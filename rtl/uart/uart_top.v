==> flow/design.v <==
module counter
#(
    parameter NB_COUNTER = 32                      
) (
    output wire [NB_COUNTER - 1 : 0] o_counter,    
    output reg                       o_tick   ,    
    input wire  [NB_COUNTER - 1 : 0] i_tick_cmp,   
    input wire                       i_rst     ,   
    input wire                       clk           
);
    reg [NB_COUNTER - 1 : 0] counter_reg;   
    always @(posedge clk) begin
        if (i_rst) begin
            counter_reg <= {NB_COUNTER{1'b0}};
        end
        else begin
            if (counter_reg == i_tick_cmp)
                counter_reg <= {NB_COUNTER{1'b0}};
            else
                counter_reg <= counter_reg + 1'b1;
        end
    end
    always @(*) begin
        o_tick = 1'b0;
        if (counter_reg == i_tick_cmp)
            o_tick = 1'b1;
    end
    assign o_counter = counter_reg;
endmodule
module fifo 
#(
    parameter NB_DATA = 8,                                
    parameter NB_ADDR = 5                                 
) (
    output [NB_DATA - 1 : 0] o_rdata,                     
    output                   o_empty,                     
    output                   o_full ,                     
    input                    i_rd   ,                     
    input                    i_wr   ,                     
    input  [NB_DATA - 1 : 0] i_wdata,                     
    input                    i_rst  ,                     
    input                    clk                          
);
    localparam REG_DEPTH = 2**NB_ADDR;
    reg [NB_DATA - 1 : 0] reg_array [REG_DEPTH - 1 : 0];  
    reg [NB_ADDR - 1 : 0] w_ptr_reg;
    reg [NB_ADDR - 1 : 0] w_ptr_next;
    reg [NB_ADDR - 1 : 0] r_ptr_reg; 
    reg [NB_ADDR - 1 : 0] r_ptr_next;
    reg                   full_reg;
    reg                   full_next;
    reg                   empty_reg; 
    reg                   empty_next;
    wire wr_en;
    integer ptr;
    always @(posedge clk) begin
        if (i_rst) begin
            w_ptr_reg <= {NB_ADDR{1'b0}};
            r_ptr_reg <= {NB_ADDR{1'b0}};
            full_reg  <= 1'b0           ;
            empty_reg <= 1'b1           ;
        end
        else begin
            w_ptr_reg <= w_ptr_next;
            r_ptr_reg <= r_ptr_next;
            full_reg  <= full_next ;
            empty_reg <= empty_next;
        end
    end
    always @(posedge clk) begin
        if (i_rst)
            for (ptr = 0; ptr <  2**NB_ADDR; ptr = ptr + 1)
                reg_array[ptr] <= {NB_DATA{1'b0}};              
        else
            if (wr_en)
                reg_array[w_ptr_reg] <= i_wdata;
    end
    assign o_rdata = reg_array[r_ptr_reg];
    assign wr_en = i_wr & ~full_reg;
    always @(*) begin
        w_ptr_next = w_ptr_reg;
        r_ptr_next = r_ptr_reg;
        full_next  = full_reg ;
        empty_next = empty_reg;
        case ({i_wr,i_rd})
            2'b01:  
                if (~empty_reg) begin
                    r_ptr_next = r_ptr_reg + 1'b1;
                    full_next = 1'b0;
                    if ((r_ptr_reg + 1'b1) == w_ptr_reg)
                        empty_next = 1'b1;
                end
            2'b10:  
                if (~full_reg) begin
                    w_ptr_next = w_ptr_reg + 1'b1;
                    empty_next = 1'b0;
                    if ((w_ptr_reg + 1'b1) == r_ptr_reg)
                        full_next = 1'b1;
                end
            2'b11: begin  
                w_ptr_next = w_ptr_reg + 1'b1;
                r_ptr_next = r_ptr_reg + 1'b1;
            end 
            default: begin
                w_ptr_next = w_ptr_reg;
                r_ptr_next = r_ptr_reg;
                full_next  = full_reg ;
                empty_next = empty_reg;
            end
        endcase
    end
    assign o_full  = full_reg ;
    assign o_empty = empty_reg;
endmodule
module uart_rx 
#(
    parameter NB_DATA = 8                        
) (
    output wire [NB_DATA - 1 : 0] o_data   ,     
    output reg                    o_rx_done,     
    input                         i_rx     ,     
    input                         i_stick  ,     
    input                         i_rst    ,     
    input                         clk            
);
    localparam NB_TCOUNT = 4;                    
    localparam NB_STATE  = 4;
    localparam [NB_STATE - 1 : 0] IDLE  = 4'b0001;
    localparam [NB_STATE - 1 : 0] START = 4'b0010;
    localparam [NB_STATE - 1 : 0] DATA  = 4'b0100;
    localparam [NB_STATE - 1 : 0] STOP  = 4'b1000;
    reg [NB_STATE  - 1 : 0] state_reg;
    reg [NB_STATE  - 1 : 0] next_state;
    reg [NB_DATA   - 1 : 0] data_reg;
    reg [NB_DATA   - 1 : 0] data_next;
    reg [NB_TCOUNT - 1 : 0] tick_counter_reg;
    reg [NB_TCOUNT - 1 : 0] tick_counter_next;
    reg [NB_DATA   - 1 : 0] bit_counter_reg;
    reg [NB_DATA   - 1 : 0] bit_counter_next;
    always @(posedge clk) begin
        if (i_rst) begin
            state_reg        <= IDLE;
            data_reg         <= {NB_DATA{1'b0}};
            tick_counter_reg <= {NB_TCOUNT{1'b0}};
            bit_counter_reg  <= {NB_DATA{1'b0}};
        end
        else begin
            state_reg        <= next_state;
            data_reg         <= data_next;
            tick_counter_reg <= tick_counter_next;
            bit_counter_reg  <= bit_counter_next;
        end
    end
    always @(*) begin
        o_rx_done         = 1'b0;
        next_state        = state_reg;
        data_next         = data_reg;
        tick_counter_next = tick_counter_reg;
        bit_counter_next  = bit_counter_reg;
        case (state_reg)
            IDLE: begin
                if (~i_rx) begin
                    next_state        = START;
                    tick_counter_next = {NB_TCOUNT{1'b0}};
                end
            end
            START: begin
                if (i_stick) begin
                    if (tick_counter_reg == 4'b0111) begin
                        next_state        = DATA;
                        tick_counter_next = {NB_TCOUNT{1'b0}};
                        bit_counter_next  = {NB_DATA{1'b0}};
                    end
                    else
                        tick_counter_next = tick_counter_reg + 1'b1;
                end
            end
            DATA: begin
                if (i_stick) begin
                    if (tick_counter_reg == 4'b1111) begin
                        tick_counter_next = {NB_TCOUNT{1'b0}};
                        data_next         = {i_rx, data_reg[NB_DATA - 1 : 1]};
                        if (bit_counter_reg == 3'b111)
                            next_state = STOP;
                        else
                            bit_counter_next = bit_counter_reg + 1'b1;
                    end
                    else
                        tick_counter_next = tick_counter_reg + 1'b1;
                end
            end
            STOP: begin
                if (i_stick) begin
                    if (tick_counter_reg == 4'b1111) begin
                        if (i_rx == 1'b1) begin
                            next_state = IDLE;
                            o_rx_done  = 1'b1;
                        end
                        else
                            next_state = IDLE;
                    end
                    else
                        tick_counter_next = tick_counter_reg + 1'b1;
                end
            end
            default: begin
                next_state        = IDLE;
                o_rx_done         = 1'b1;
                tick_counter_next = {NB_TCOUNT{1'b0}};
                bit_counter_next  = {NB_DATA{1'b0}};
            end
        endcase
    end
    assign o_data = data_reg;
endmodule
module uart_top
# (
    parameter NB_COUNTER   = 32,                            
    parameter NB_DATA      = 8 ,                            
    parameter NB_FIFO_ADDR = 5                              
) (
    output wire                      o_tx      ,            
    output wire                      o_tx_done ,            
    output wire                      o_tx_empty,            
    output wire                      o_tx_full ,            
    output wire [NB_DATA    - 1 : 0] o_rdata   ,            
    output wire                      o_rx_done ,            
    output wire                      o_rx_empty,            
    output wire                      o_rx_full ,            
    input  wire                        i_rx      ,          
    input  wire                        i_tx_start,          
    input  wire                        i_rd      ,          
    input  wire                        i_wr      ,          
    input  wire [NB_DATA      - 1 : 0] i_wdata   ,          
    input  wire [NB_COUNTER   - 1 : 0] i_tick_cmp,          
    input  wire                        i_rst     ,          
    input  wire                        clk                  
);
    reg rx_done_reg ;
    reg tx_start_reg;
    reg tick_buffer ;
    assign o_rx_done = rx_done_reg;
    wire                   baud_rate_gen_tick_to_uart   ;   
    wire [NB_DATA - 1 : 0] uart_rx_data_to_fifo_rx_wdata;   
    wire                   uart_rx_done                 ;   
    wire [NB_DATA - 1 : 0] fifo_tx_rdata_to_uart_tx     ;   
    counter
    #(
        .NB_COUNTER (NB_COUNTER)
    )
        u_baud_rate_gen
        (
            .o_counter  (                          ),  
            .o_tick     (baud_rate_gen_tick_to_uart),
            .i_tick_cmp (i_tick_cmp                ),
            .i_rst      (i_rst                     ),
            .clk        (clk                       ) 
        );
    uart_rx
    #(
        .NB_DATA (NB_DATA)
    )
        u_uart_rx
        (
            .o_data    (uart_rx_data_to_fifo_rx_wdata),
            .o_rx_done (uart_rx_done                 ),
            .i_rx      (i_rx                         ),
            .i_stick   (tick_buffer                  ),
            .i_rst     (i_rst                        ),
            .clk       (clk                          )
        );
    fifo
    #(
        .NB_DATA (NB_DATA     ),
        .NB_ADDR (NB_FIFO_ADDR)
    )
        u_uart_rx_fifo
        (
            .o_rdata (o_rdata                      ),
            .o_empty (o_rx_empty                   ),
            .o_full  (o_rx_full                    ),
            .i_rd    (i_rd                         ),
            .i_wr    (uart_rx_done                 ),
            .i_wdata (uart_rx_data_to_fifo_rx_wdata),
            .i_rst   (i_rst                        ),
            .clk     (clk                          ) 
        );
    uart_tx
    #(
        .NB_DATA (NB_DATA)
    )
        u_uart_tx
        (
            .o_tx       (o_tx                      ),
            .o_tx_done  (o_tx_done                 ),
            .i_data     (fifo_tx_rdata_to_uart_tx  ),
            .i_tx_start (tx_start_reg              ),
            .i_stick    (tick_buffer               ), 
            .i_rst      (i_rst                     ),
            .clk        (clk                       ) 
        );
    fifo
    #(
        .NB_DATA (NB_DATA     ),
        .NB_ADDR (NB_FIFO_ADDR)
    )
        u_uart_tx_fifo
        (
            .o_rdata (fifo_tx_rdata_to_uart_tx),
            .o_empty (o_tx_empty              ),
            .o_full  (o_tx_full               ),
            .i_rd    (tx_start_reg            ),
            .i_wr    (i_wr | i_tx_start       ),
            .i_wdata (i_wdata                 ),
            .i_rst   (i_rst                   ),
            .clk     (clk                     ) 
        );
    always @(posedge clk) begin
        tick_buffer <= baud_rate_gen_tick_to_uart;
    end
    always @(posedge clk) begin
        if (i_rst) begin
            rx_done_reg = 1'b0;
        end
        else begin
            if (uart_rx_done) begin
                rx_done_reg = 1'b1;
            end
            else begin
                rx_done_reg = 1'b0;
            end
        end
    end
    always @(posedge clk) begin
        if (i_rst) begin
            tx_start_reg <= 1'b0;
        end
        else begin
            if (i_tx_start) begin
                tx_start_reg <= 1'b1;
            end
            else begin
                tx_start_reg <= 1'b0;
            end
        end
    end
endmodule
module uart_tx 
#(
    parameter NB_DATA = 8                        
) (
    output wire                   o_tx      ,    
    output reg                    o_tx_done ,    
    input       [NB_DATA - 1 : 0] i_data    ,    
    input                         i_tx_start,    
    input                         i_stick   ,    
    input                         i_rst     ,    
    input                         clk            
);
    localparam NB_TCOUNT = 4;                    
    localparam NB_STATE  = 4;
    localparam [NB_STATE - 1 : 0] IDLE  = 4'b0001;
    localparam [NB_STATE - 1 : 0] START = 4'b0010;
    localparam [NB_STATE - 1 : 0] DATA  = 4'b0100;
    localparam [NB_STATE - 1 : 0] STOP  = 4'b1000;
    reg [NB_STATE  - 1 : 0] state_reg;
    reg [NB_STATE  - 1 : 0] next_state;
    reg [NB_DATA   - 1 : 0] data_reg;
    reg [NB_DATA   - 1 : 0] data_next;
    reg [NB_TCOUNT - 1 : 0] tick_counter_reg;
    reg [NB_TCOUNT - 1 : 0] tick_counter_next;
    reg [NB_DATA   - 1 : 0] bit_counter_reg;
    reg [NB_DATA   - 1 : 0] bit_counter_next;
    reg                     tx_reg;
    reg                     tx_next;
    assign o_tx = tx_reg;
    always @(posedge clk) begin
        if (i_rst) begin
            state_reg        <= IDLE;
            data_reg         <= {NB_DATA{1'b0}};
            tick_counter_reg <= {NB_TCOUNT{1'b0}};
            bit_counter_reg  <= {NB_DATA{1'b0}};
            tx_reg           <= 1'b1;
        end
        else begin
            state_reg        <= next_state;
            data_reg         <= data_next;
            tick_counter_reg <= tick_counter_next;
            bit_counter_reg  <= bit_counter_next;
            tx_reg           <= tx_next;
        end
    end
    always @(*) begin
        o_tx_done         = 1'b0;
        next_state        = state_reg;
        data_next         = data_reg;
        tick_counter_next = tick_counter_reg;
        bit_counter_next  = bit_counter_reg;
        tx_next           = tx_reg;
        case (state_reg)
            IDLE: begin
                tx_next = 1'b1;
                if (i_tx_start) begin
                    next_state        = START;
                    tick_counter_next = {NB_TCOUNT{1'b0}};
                    data_next         = i_data;
                end
            end
            START: begin
                tx_next = 1'b0;
                if (i_stick) begin
                    if (tick_counter_reg == 4'b1111) begin
                        next_state        = DATA;
                        tick_counter_next = {NB_TCOUNT{1'b0}};
                        bit_counter_next  = {NB_DATA{1'b0}};
                    end
                    else
                        tick_counter_next = tick_counter_reg + 1'b1;
                end
            end
            DATA: begin
                tx_next = data_reg[0];
                if (i_stick) begin
                    if (tick_counter_reg == 4'b1111) begin
                        tick_counter_next = {NB_TCOUNT{1'b0}};
                        data_next         = data_reg >> 1;
                        if (bit_counter_reg == 3'b111)
                            next_state = STOP;
                        else
                            bit_counter_next = bit_counter_reg + 1'b1;
                    end
                    else
                        tick_counter_next = tick_counter_reg + 1'b1;
                end
            end
            STOP: begin
                tx_next = 1'b1;
                if (i_stick) begin
                    if (tick_counter_reg == 4'b1111) begin
                        next_state = IDLE;
                        o_tx_done  = 1'b1;
                    end
                    else
                        tick_counter_next = tick_counter_reg + 1'b1;
                end
            end
            default: begin
                next_state        = IDLE;
                tx_next           = 1'b1;
                tick_counter_next = {NB_TCOUNT{1'b0}};
                bit_counter_next  = {NB_DATA{1'b0}};
            end
        endcase
    end
endmodule
Step by step through the tools: uart_top
Tool output for the design above, in the order of the flow. Line numbers count from 1 in the design file above. Operators carry their Yosys type and port widths (W data, S select, Z words). The mark -- stands for no value.

Design top: uart_top. Clock input: clk. Cell library: sky130hd. Corner: tt_025C_1v80.

After elaboration
Source: Yosys, flattened and elaborated, memories not mapped. Widths are those after wreduce. Print and check cells do not count. Equal cells are merged and count once. Yosys's memory passes give these memory sizes; they may raise the number of words (mostly to a power of two), join words into wider ones and drop unused or constant bits.

The figure for add/sub/neg operators is 9. The figure for equality and inequality tests is 49. Under multiplexer cells stands 100. Under bitwise logic cells stands 7. Under reduce/logical cells stands 28.

Operator list (number): $mux W8 (17); $mux W4 (28); $mux W5 (12); $pmux W8 S3 (2); $pmux W4 S4 (3); $pmux W5 S2 (4); $ne A2 B2 Y1 const B (16); $add A32 B1 Y32 const B (1); $eq A32 B32 Y1 (1); $mux W1 (26); $add A5 B1 Y5 const B (4); $eq A5 B5 Y1 (4); $ne A2 B1 Y1 const B (9); $reduce_and A2 Y1 (8); $eq A4 B4 Y1 const B (4); $add A8 B1 Y8 const B (2); $eq A8 B3 Y1 const B (2); $reduce_and A8 Y1 (2); $pmux W8 S2 (1); $reduce_bool A2 Y1 (7); $eq A4 B3 Y1 const B (3); $reduce_and A6 Y1 (2); $pmux W4 S3 (1); $pmux W1 S2 (6); $eq A2 B2 Y1 const B (4); $reduce_or A2 Y1 (4); $add A4 B1 Y4 const B (2); $eq A4 B1 Y1 const B (2).

Not listed: further kinds 9, cells in them 16.

For bits in registers the number is 108. The entry for memory bits (writable) reads 512. For memory cells the number is 2. The figure for input bits is 46. The figure for output and inout port bits is 15.

Memory list: u_uart_rx_fifo.reg_array (words 32, bits a word 8, line 45) `reg [NB_DATA - 1 : 0] reg_array [REG_DEPTH - 1 : 0];`; u_uart_tx_fifo.reg_array (words 32, bits a word 8, line 45).

Longest topological paths
Yosys ltp: most cells in a row. Word level: on the elaborated netlist, between registers, memories and ports. Mapped: between sequential cells and ports; inverters and the memories' decode and read muxes count.

Depth after elaboration: 9. ABC_AREA: 0. Mapped depth: 7. Gate-level depth less buffers: 6.

Netlist
Yosys stat after the flow's synthesis: flattened, memories mapped to cells. It holds for the ABC_AREA given above (unset counts as 0); a run with the other value may have another netlist.

Cells by type: sky130_fd_sc_hd__edfxtp_1 (number 512, total area 1.54E+04 sq um); sky130_fd_sc_hd__mux4_2 (number 144, total area 3243.11 sq um); sky130_fd_sc_hd__and2_1 (number 517, total area 3.23E+03 sq um); sky130_fd_sc_hd__dfxtp_1 (number 118, total area 2.36E+03 sq um); sky130_fd_sc_hd__nor2_1 (number 155, total area 581.808 sq um); sky130_fd_sc_hd__xor2_1 (number 65, total area 569.296 sq um); sky130_fd_sc_hd__or2_2 (number 66, total area 412.896 sq um); sky130_fd_sc_hd__clkbuf_1 (number 105, total area 394.128 sq um); sky130_fd_sc_hd__xnor2_1 (number 32, total area 280.269 sq um); sky130_fd_sc_hd__a22oi_1 (number 32, total area 240.23 sq um); sky130_fd_sc_hd__nand2_1 (number 63, total area 236.477 sq um); sky130_fd_sc_hd__a21oi_1 (number 47, total area 235.226 sq um); sky130_fd_sc_hd__nand3_1 (number 46, total area 230.221 sq um); sky130_fd_sc_hd__ha_1 (number 15, total area 187.68 sq um); sky130_fd_sc_hd__nand4_1 (number 25, total area 156.4 sq um); sky130_fd_sc_hd__mux2i_1 (number 12, total area 120.115 sq um); sky130_fd_sc_hd__nor4_1 (number 18, total area 112.608 sq um); sky130_fd_sc_hd__or3_1 (number 16, total area 100.096 sq um).

Other cell types: 33; their cells: 189.

Under cell count stands 2177. Under cell area after synthesis stands 29339.4 sq um. Area of sequential cells: 17737.0 sq um. The figure for mapped flip-flops is 630. Under buffers stands 136.

The figures by module come from a second, unflattened synthesis with its own total; it is not the netlist above.

Cell total of the unflattened synthesis: 2162. The figure for area (unflattened synthesis) is 29926.2 sq um.

Rows give one instance, submodules left out.

By module: fifo (times used 2, cells 822, area 12644.6 sq um); counter #(NB_COUNTER=32) (times used 1, cells 224, area 2001.9 sq um); uart_tx #(NB_DATA=8) (times used 1, cells 145, area 1282.5 sq um); uart_rx #(NB_DATA=8) (times used 1, cells 143, area 1270.0 sq um); uart_top (times used 1, cells 6, area 82.6 sq um).

Timing after synthesis
Source: OpenSTA report_checks on the synthesized netlist (no wires, ideal clock, input and output delay 20% of the period each), path of least setup slack; recovery checks are left aside. Register names are those of the netlist, which keeps one name where synthesis merged equal registers.

Path kind: register to output. From: register (no name shown). To: output o_rdata[0]. Under clock period stands 2.62 ns. The entry for external output delay reads 0.524 ns. For arrival time the number is 2.070 ns. Required time: 2.096 ns. For setup slack the number is 0.026 ns. Delay of the path: 2.070 ns. Under stages on the path stands 6. Buffers on the path: 2. Under synthesis period reached stands 2.594 ns.

"delay of the path" = arrival - input delay + setup time. At an output port there is no setup time. "stages on the path": output pins that drive a net of the path, with the launching flip-flop's if there is one; two outputs of one cell count as two. "synthesis period reached" is the clock period less the worst setup slack; recovery checks do not enter. This is arithmetic on one report: input and output delays are still those of the set period (20% each).

Cells stage by stage: sky130_fd_sc_hd__dfxtp_1 > sky130_fd_sc_hd__buf_2 > sky130_fd_sc_hd__buf_2 > sky130_fd_sc_hd__mux4_2 > sky130_fd_sc_hd__mux4_2 > sky130_fd_sc_hd__mux2_2.

RTL lines, path post-synthesis: to (decl) (line 226) `output wire [NB_DATA    - 1 : 0] o_rdata   ,`.

Chain of elaborated cells between the ends: none given.

Worst path after layout
From the final timing report of job 1: the path of least setup slack in the routed layout; clock arrival at registers is part of the times.

Path kind: register to output. From: register (no name shown). To: output o_rdata[5]. Under clock period stands 4.52 ns. The entry for external output delay reads 0.90 ns. For arrival time the number is 2.84 ns. Required time: 3.62 ns. For setup slack the number is 0.77 ns. Under stages on the path stands 8. Buffers on the path: 4.

Cells stage by stage: sky130_fd_sc_hd__dfxtp_4 > sky130_fd_sc_hd__buf_12 > sky130_fd_sc_hd__buf_12 > sky130_fd_sc_hd__buf_16 > sky130_fd_sc_hd__mux4_2 > sky130_fd_sc_hd__mux4_2 > sky130_fd_sc_hd__mux2_4 > sky130_fd_sc_hd__buf_6.

RTL lines, path after layout: to (decl) (line 226) `output wire [NB_DATA    - 1 : 0] o_rdata   ,`.

Chain of elaborated cells between the ends: none given.

FLOW RESULTS
============

uart_top through Yosys and OpenROAD on sky130hd: 2 stored runs, unordered, with their settings and measured results. The constraints put input and output delay at 20% of the set period each and load the outputs with 0.01 pF. "achieved period" is the run's clock period less its worst setup slack. It is reckoned from that one timing run; input and output delays stay at 20% of the period that was set. "time of the worst setup path" means the part of the period allowed to the worst setup path (the constraints hold back 20% at inputs and 20% at outputs) less its slack; where the path has registers, the arrival times of their clocks count too. By "overall power" is meant OpenSTA's value without simulated activity: inputs other than the clock are taken to toggle once in ten clock periods, and the tool carries that through the logic.

Files of job 1:
==> flow/run.sh <==
#!/bin/bash
# the make line also repeats the synthesis and layout settings of config.mk as NAME=value (left out here)
make -C /OpenROAD-flow-scripts/flow DESIGN_CONFIG=/design/flow/config.mk WORK_HOME=/design/flow/orfs CLKGATE_MAP_FILE= finish
==> flow/config.mk <==
export PLATFORM = sky130hd
export DESIGN_NAME = uart_top
export DESIGN_NICKNAME = uart_top
export VERILOG_FILES = /design/flow/design.v
export SDC_FILE = /design/flow/constraint.sdc
export NUM_CORES = 4
export LEC_CHECK = 0
export CAP_MARGIN = 20
export CORE_MARGIN = 2
export CORE_UTILIZATION = 25
export CTS_CLUSTER_SIZE = 38
export HOLD_SLACK_MARGIN = 0.04
export MAX_ROUTING_LAYER = met5
export MIN_ROUTING_LAYER = met2
export PLACE_DENSITY_LB_ADDON = 0.11
export SETUP_SLACK_MARGIN = 0.82
export SLEW_MARGIN = 20
==> flow/constraint.sdc <==
create_clock -name core_clock -period 4.52 [get_ports {clk}]
set_input_delay 0.9040 -clock core_clock [delete_from_list [all_inputs] [get_ports {clk}]]
set_output_delay 0.9040 -clock core_clock [all_outputs]
set_load 0.01 [all_outputs]

Results of job 1. The final setup TNS stands at 0.000 ns. The chip area in the Yosys report reads 29339.4 sq um. The achieved period reads 3.746 ns. The post-route utilization stands at 29.5 %. For the overall power the run shows 13.721 mW. The measured time of the worst setup path is 2.84 ns. Critical path kind: register to output. The standard-cell area after layout comes to 34277.9 sq um. The setup slack of the worst path stands at 0.774 ns. The total die area comes to 120114.0 sq um. The lowest hold slack comes to 0.481 ns.

Files of job 2:
==> flow/run.sh <==
#!/bin/bash
# the make line also repeats the synthesis and layout settings of config.mk as NAME=value (left out here)
make -C /OpenROAD-flow-scripts/flow DESIGN_CONFIG=/design/flow/config.mk WORK_HOME=/design/flow/orfs CLKGATE_MAP_FILE= finish
==> flow/config.mk <==
export PLATFORM = sky130hd
export DESIGN_NAME = uart_top
export DESIGN_NICKNAME = uart_top
export VERILOG_FILES = /design/flow/design.v
export SDC_FILE = /design/flow/constraint.sdc
export NUM_CORES = 4
export LEC_CHECK = 0
export CAP_MARGIN = 35
export CORE_ASPECT_RATIO = 1.24
export CORE_MARGIN = 2
export CORE_UTILIZATION = 27
export GPL_ROUTABILITY_DRIVEN = 1
export SLEW_MARGIN = 20
==> flow/constraint.sdc <==
create_clock -name core_clock -period 4.36 [get_ports {clk}]
set_input_delay 0.8720 -clock core_clock [delete_from_list [all_inputs] [get_ports {clk}]]
set_output_delay 0.8720 -clock core_clock [all_outputs]
set_load 0.01 [all_outputs]

Results of job 2. The final setup TNS stands at 0.000 ns. The chip area in the Yosys report reads 29339.4 sq um. The achieved period reads 4.113 ns. The post-route utilization stands at 31.4 %. For the overall power the run shows 13.768 mW. The measured time of the worst setup path is 3.24 ns. Critical path kind: register to output. The standard-cell area after layout comes to 33754.9 sq um. The setup slack of the worst path stands at 0.247 ns. The total die area comes to 111334.0 sq um. The lowest hold slack comes to 0.476 ns.
